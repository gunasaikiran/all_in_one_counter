==> flow/design.v <==
`timescale 1ns / 1ps
module All_in_one(
    input [2:0] Mode,
    input Reset,
    input Preset,
    input clk,
    output [3:0] U_counter,
    output [3:0] D_counter,
    output [3:0] Mod10_counter,
    output [3:0] Mod5_counter,
    output [3:0] R_counter,
    output [3:0] J_counter,
    output [3:0] Even_counter,
    output [3:0] Odd_counter
    );
    wire[7:0]D;
    wire[7:0]cin;
    Mode3_8Decoder de(Mode[2:0],Reset,D[7:0]);
    and(cin[0],D[0],Reset);
    and(cin[2],D[2],Reset);
    and(cin[3],D[3],Reset);
    and(cin[4],D[4],Reset);
    and(cin[5],D[5],Reset);
    and(cin[6],D[6],Reset);
    and(cin[7],D[7],Reset);
    and(cin[1],D[1],Reset);
    Four_bit_Up_counter Count1(cin[0],clk,U_counter[3:0]);
    Four_bit_Down_counter Count2(cin[1],clk,D_counter[3:0]);
    Mod_10_Up_counter Count3(cin[2],clk,Mod10_counter[3:0]);
    Mod_5_Down_counter Count4(cin[3],clk,Mod5_counter[3:0]);
    Ring_counter Count5(cin[4],clk,Preset,R_counter[3:0]);
    Johnson_counter Count6(cin[5],clk,J_counter[3:0]);
    Even_counter Count7(cin[6],clk,Even_counter[3:0]);
    Odd_counter Count8(cin[7],clk,Odd_counter[3:0]);
endmodule
`timescale 1ns / 1ps
module Even_counter(
    input clear,
    input clk,
    output reg [3:0] Cout
    );
    initial
     Cout=4'b0000;
    always@(posedge clk)
    begin
         if(clear==0)
            Cout<=0;  
         else
            begin
              if(Cout % 2 != 0)  
                    Cout<=0;
              else
                     begin
                     if(Cout == 14)  
                         Cout<=0;
                     else
                         Cout<=Cout+2;  
                     end 
              end
    end
endmodule
`timescale 1ns / 1ps
module Four_bit_Down_counter(
    input clear,
    input clk,
    output reg [3:0] Cout
    );
     initial
     Cout=4'b1111;
     always @ (posedge clk) 
     begin   
    if (clear==0)  
      Cout <= 0;  
    else  
      Cout <= Cout - 1;  
  end    
endmodule
`timescale 1ns / 1ps
module Four_bit_Up_counter(
    input clear,
    input clk,
    output reg [3:0] Cout
    );
     initial
      Cout=0;
     always @ (posedge clk) 
     begin  
    if (clear==0)  
      Cout <= 0;  
    else  
      Cout <= Cout + 1;  
  end    
endmodule
`timescale 1ns / 1ps
module Johnson_counter(
    input clear,
    input clk,
    output reg [3:0] Cout
    );
    integer i;
    initial
     Cout=4'b0000;
    always @ (posedge clk) 
    begin  
      if (clear==0)  
         Cout <= 0;  
      else begin  
        Cout[3] <= ~Cout[0];  
        for (i = 0; i < 3; i=i+1) begin  
          Cout[i] <= Cout[i+1];  
        end  
      end  
  end  
endmodule
`timescale 1ns / 1ps
module Mod_10_Up_counter(
    input clear,
    input clk,
    output reg [3:0] Cout
    );
    initial
     Cout=4'b0000;
    always@ (posedge clk)
begin 
if( clear==0 | Cout==4'b1001)
Cout <= 4'b0000;
else
Cout <= Cout+ 1;
end
endmodule
`timescale 1ns / 1ps
module Mod_5_Down_counter(
    input clear,
    input clk,
    output reg [3:0] Cout
    );
    initial
     Cout=4'b0101;
     always@ (posedge clk)
     begin
       if( clear==0)
         Cout <= 4'b0000;
       else
         begin
         if(Cout<=5&Cout>0)
            Cout<=Cout-1;
         else
            Cout<=4'b0101;
         end
    end
endmodule
`timescale 1ns / 1ps
module Mode3_8Decoder(
    input [2:0] Mode,
    input Reset,
    output reg [7:0] D
    );
    always @(*)
    begin
      if(Reset==1)
      begin
      D=8'd0;
       case (Mode)
       3'b000: D=8'd1;
       3'b001: D=8'd2;
       3'b010: D=8'd4;
       3'b011: D=8'd8;
       3'b100: D=8'd16;
       3'b101: D=8'd32;
       3'b110: D=8'd64;
       3'b111: D=8'd128;
       default:D=8'd0;
       endcase
      end
      else
      D=8'd0;
    end
endmodule
`timescale 1ns / 1ps
module Odd_counter(
    input clear,
    input clk,
    output reg [3:0] Cout
    );
    initial
     Cout=4'b0001;
    always@(posedge clk)
    begin 
         if(clear==0)
            Cout<=1;  
         else
            begin
              if(Cout % 2 == 0)  
                    Cout<=1;
              else
                     begin
                     if(Cout == 15)  
                         Cout<=1;
                     else
                         Cout<=Cout+2;  
                     end 
              end
    end
endmodule
`timescale 1ns / 1ps
module Ring_counter(
    input clear,
    input clk,
    input Preset,
    output reg [3:0] Cout
    );
    integer i;
      always @ (posedge clk) begin
      if(clear==0)
          Cout <=0;
      else
      begin  
      if (Preset)  
         Cout <= 1;  
      else begin  
        Cout[3] <= Cout[0];  
        for (i = 0; i < 3; i=i+1)
         begin  
          Cout[i] <= Cout[i+1];  
        end  
      end  
      end
  end 
endmodule
Step by step through the tools: All_in_one
What the tools print for All_in_one, step after step.
Line numbers count from 1 in the design file above.
{"block": "setup", "top_module": "All_in_one", "clock": "clk", "lib": "sky130hd", "pvt_corner": "tt_025C_1v80"}

Word level
Counts by Yosys on the flattened word-level netlist (proc, flatten, opt, wreduce; memories kept). Register bits leave out memories and registers merged into their read ports (data or address). Print and check cells are left out. Cells with the same type and inputs are merged into one.
Memory sizes are those after Yosys's memory passes, which may raise the word count (mostly to a power of two), join words into wider ones and drop unused or constant bits.
{"block": "bits", "romBits": 64, "wordCells": 47, "in_bits": 6, "mem_count": 1, "out_inout_bits": 32, "ff_bits": 32}
{"block": "op_classes", "compare": 2, "muxes": 3, "n_reduce_logical": 5, "bitwise": 15, "eq_ne": 3, "addsub": 6}
{"block": "mem_list", "memory": "(no name shown)", "size": 8, "width": 8, "rd": 1, "write_ports": 0, "line": 163, "source": "case (Mode)"}
{"block": "op_table", "operator": "logical NOT 32 bit", "count": 1}
{"block": "op_table", "operator": "equality test 4 bit (second input constant)", "count": 3}
{"block": "op_table", "operator": "bitwise AND 1 bit", "count": 9}
{"block": "op_table", "operator": "adder 4 x 1 -> 4 bit (second input constant)", "count": 2}
{"block": "op_table", "operator": "subtractor 4 x 1 -> 4 bit (second input constant)", "count": 2}
{"block": "op_table", "operator": "adder 4 x 2 -> 4 bit (second input constant)", "count": 2}
{"block": "op_table", "operator": "two-way mux 8 bit", "count": 1}
{"block": "op_table", "operator": "OR reduction 3 bit", "count": 2}
{"block": "op_table", "operator": "NOT 1 bit", "count": 5}
{"block": "op_table", "operator": "> comparator 4 x 1 -> 1 bit (second input constant)", "count": 1}
{"block": "op_table", "operator": "<= comparator 4 x 3 -> 1 bit (second input constant)", "count": 1}
{"block": "op_table", "operator": "two-way mux 3 bit", "count": 1}
{"block": "op_table", "operator": "AND reduction 2 bit", "count": 1}
{"block": "op_table", "operator": "OR reduction 2 bit", "count": 1}
{"block": "op_table", "operator": "bitwise OR 1 bit", "count": 1}
{"block": "op_table", "operator": "two-way mux 1 bit", "count": 1}

Longest topological paths
Depth = most cells in a row (Yosys ltp): at word level without a register or memory, in the mapped netlist without a sequential cell, where the memories' decode and read muxes count.
{"block": "logic_depth", "word_depth": 4, "abc_area": 0, "ltp_mapped": 5, "depth_no_buf": 5}

Netlist
Yosys stat after the flow's synthesis: flattened, memories mapped to cells. It holds for the ABC_AREA given above (unset counts as 0); a run with the other value may have another netlist.
{"block": "by_type", "cell_type": "sky130_fd_sc_hd__dfxtp_1", "count": 30, "type_area_um2": 600.576}
{"block": "by_type", "cell_type": "sky130_fd_sc_hd__ha_1", "count": 10, "type_area_um2": 125.12}
{"block": "by_type", "cell_type": "sky130_fd_sc_hd__and2_1", "count": 10, "type_area_um2": 62.56}
{"block": "by_type", "cell_type": "sky130_fd_sc_hd__nor2_1", "count": 12, "type_area_um2": 45.043}
{"block": "by_type", "cell_type": "sky130_fd_sc_hd__nand3b_1", "count": 4, "type_area_um2": 30.029}
{"block": "by_type", "cell_type": "sky130_fd_sc_hd__xnor2_1", "count": 3, "type_area_um2": 26.275}
{"block": "by_type", "cell_type": "sky130_fd_sc_hd__nor3b_2", "count": 2, "type_area_um2": 25.024}
{"block": "by_type", "cell_type": "sky130_fd_sc_hd__buf_4", "count": 3, "type_area_um2": 22.522}
{"block": "by_type", "cell_type": "sky130_fd_sc_hd__inv_1", "count": 6, "type_area_um2": 22.522}
{"block": "by_type", "cell_type": "sky130_fd_sc_hd__nor3_1", "count": 4, "type_area_um2": 20.019}
{"block": "by_type", "cell_type": "sky130_fd_sc_hd__nand2_1", "count": 5, "type_area_um2": 18.768}
{"block": "by_type", "cell_type": "sky130_fd_sc_hd__nor2b_1", "count": 3, "type_area_um2": 18.768}
{"block": "by_type", "cell_type": "sky130_fd_sc_hd__nor4_1", "count": 3, "type_area_um2": 18.768}
{"block": "by_type", "cell_type": "sky130_fd_sc_hd__nand4b_1", "count": 2, "type_area_um2": 17.517}
{"block": "by_type", "cell_type": "sky130_fd_sc_hd__a21oi_1", "count": 3, "type_area_um2": 15.014}
{"block": "by_type", "cell_type": "sky130_fd_sc_hd__clkbuf_8", "count": 1, "type_area_um2": 13.763}
{"block": "by_type", "cell_type": "sky130_fd_sc_hd__nand2b_1", "count": 2, "type_area_um2": 12.512}
{"block": "by_type", "cell_type": "sky130_fd_sc_hd__nor4_2", "count": 1, "type_area_um2": 12.512}
Other cell types: 10; their cells: 12.
{"block": "synth_totals", "cell_count": 116, "seq_area_um2": 600.6, "ffs": 30, "n_buf": 4, "mapped_area_um2": 1189.9}
By module: a second synthesis without flattening, with its own total; a netlist apart from the flattened one above.
{"block": "unflattened", "hier_cells": 115, "hier_area_um2": 1277.5}
Each row is one instance without its submodules.
{"block": "modules", "module": "Mod_10_Up_counter", "cells": 19, "n_inst": 1, "mod_area_um2": 185.2, "seq_area_um2": 80.1}
{"block": "modules", "module": "Mod_5_Down_counter", "cells": 17, "n_inst": 1, "mod_area_um2": 177.7, "seq_area_um2": 80.1}
{"block": "modules", "module": "Four_bit_Down_counter", "cells": 14, "n_inst": 1, "mod_area_um2": 150.1, "seq_area_um2": 80.1}
{"block": "modules", "module": "Four_bit_Up_counter", "cells": 13, "n_inst": 1, "mod_area_um2": 145.1, "seq_area_um2": 80.1}
{"block": "modules", "module": "Even_counter", "cells": 10, "n_inst": 1, "mod_area_um2": 126.4, "seq_area_um2": 60.1}
{"block": "modules", "module": "Odd_counter", "cells": 10, "n_inst": 1, "mod_area_um2": 126.4, "seq_area_um2": 60.1}
{"block": "modules", "module": "Ring_counter", "cells": 8, "n_inst": 1, "mod_area_um2": 113.9, "seq_area_um2": 80.1}
{"block": "modules", "module": "Johnson_counter", "cells": 8, "n_inst": 1, "mod_area_um2": 107.6, "seq_area_um2": 80.1}
{"block": "modules", "module": "Mode3_8Decoder", "cells": 8, "n_inst": 1, "mod_area_um2": 95.1, "seq_area_um2": 0.0}
{"block": "modules", "module": "All_in_one", "cells": 8, "n_inst": 1, "mod_area_um2": 50.0, "seq_area_um2": 0.0}

Path before layout
Source: OpenSTA report_checks on the synthesized netlist (no wires, ideal clock, input and output delay 20% of the period each), path of least setup slack; recovery checks are left aside. Register names are those of the netlist, which keeps one name where synthesis merged equal registers.
{"block": "synth_path", "path_kind": "reg2reg", "start": "register Count4.Cout[0]", "end": "register Count4.Cout[1]", "t_first_pin_ns": 0.000, "setup_ns": 0.073, "t_arrival_ns": 1.229, "clock_period_ns": 1.37, "t_required_ns": 1.297, "path_slack_ns": 0.068, "path_stages": 6, "path_buffers": 0, "delay_ns": 1.302, "period_less_setup_slack_ns": 1.302}
"delay_ns" = arrival - input delay + setup time.
"path_stages" counts driving pins, that of a launching flip-flop among them; a cell with two outputs on the path counts twice.
"period_less_setup_slack_ns" is the clock period less the worst setup slack; recovery checks do not enter. This is arithmetic on one report: input and output delays are still those of the set period (20% each).
Between the ends stands the longest chain of elaborated cells between them, by number of cells; it is not shown to be the way that was timed. Of several equally long chains one is given.
A line is the first line of the expression or statement that the cell stems from. Yosys adds cells for indexed reads and writes and turns some case tables into memories.
At most two assigning lines are given for a register; there are more.
{"block": "synth_via", "cell_sequence": "sky130_fd_sc_hd__dfxtp_1 sky130_fd_sc_hd__inv_1 sky130_fd_sc_hd__ha_1 sky130_fd_sc_hd__nor2b_1 sky130_fd_sc_hd__a211oi_1 sky130_fd_sc_hd__nor3b_2", "elab_chain_len": 3, "cone_cells": 5, "lines_between": 2, "classes_between": "add/sub: 1; compare: 2; logic: 1; reduce/logical: 1"}
{"block": "synth_lines", "item": "start: declaration", "line": 135, "source": "output reg [3:0] Cout"}
{"block": "synth_lines", "item": "start: assignment", "line": 142, "source": "Cout <= 4'b0000;"}
{"block": "synth_lines", "item": "start: assignment", "line": 146, "source": "Cout<=Cout-1;"}
{"block": "synth_lines", "item": "<= comparator 4 x 3 -> 1 bit", "line": 145, "source": "if(Cout<=5&Cout>0)"}
{"block": "synth_lines", "item": "bitwise AND 1 bit", "line": 145}
{"block": "synth_lines", "item": "AND reduction 2 bit"}
{"block": "synth_lines", "item": "end: assignment", "line": 142}
{"block": "synth_lines", "item": "end: assignment", "line": 146}
{"block": "synth_lines", "item": "end: declaration", "line": 135}

## Implementation results

module All_in_one, platform sky130hd, 2 stored runs of the flow under differing settings, order arbitrary. Input and output delays are each 20% of the period that was set; the output load is 0.01 pF.

{"run": "flow run 1", "settings": { "period_ns": 0.907, "CORE_UTILIZATION": 55, "SETUP_SLACK_MARGIN": 0.14, "PLACE_DENSITY_LB_ADDON": 0.05, "CORE_ASPECT_RATIO": 0.51, "CORE_MARGIN": 6, "CELL_PAD_IN_SITES_DETAIL_PLACEMENT": 0, "CTS_CLUSTER_DIAMETER": 44, "CAP_MARGIN": 20, "SLEW_MARGIN": 20 }, "outcome": "not finished: placement ended with error DPL-0033"}
{"run": "flow run 2", "settings": { "period_ns": 1.35, "CORE_UTILIZATION": 67, "PLACE_DENSITY_LB_ADDON": 0.22, "CORE_ASPECT_RATIO": 1.59, "CELL_PAD_IN_SITES_GLOBAL_PLACEMENT": 3, "ABC_AREA": 1, "CTS_CLUSTER_DIAMETER": 148, "CAP_MARGIN": 20, "CORE_MARGIN": 2, "SLEW_MARGIN": 20 }, "outcome": "not finished: placement ended with error FLW-0024"}
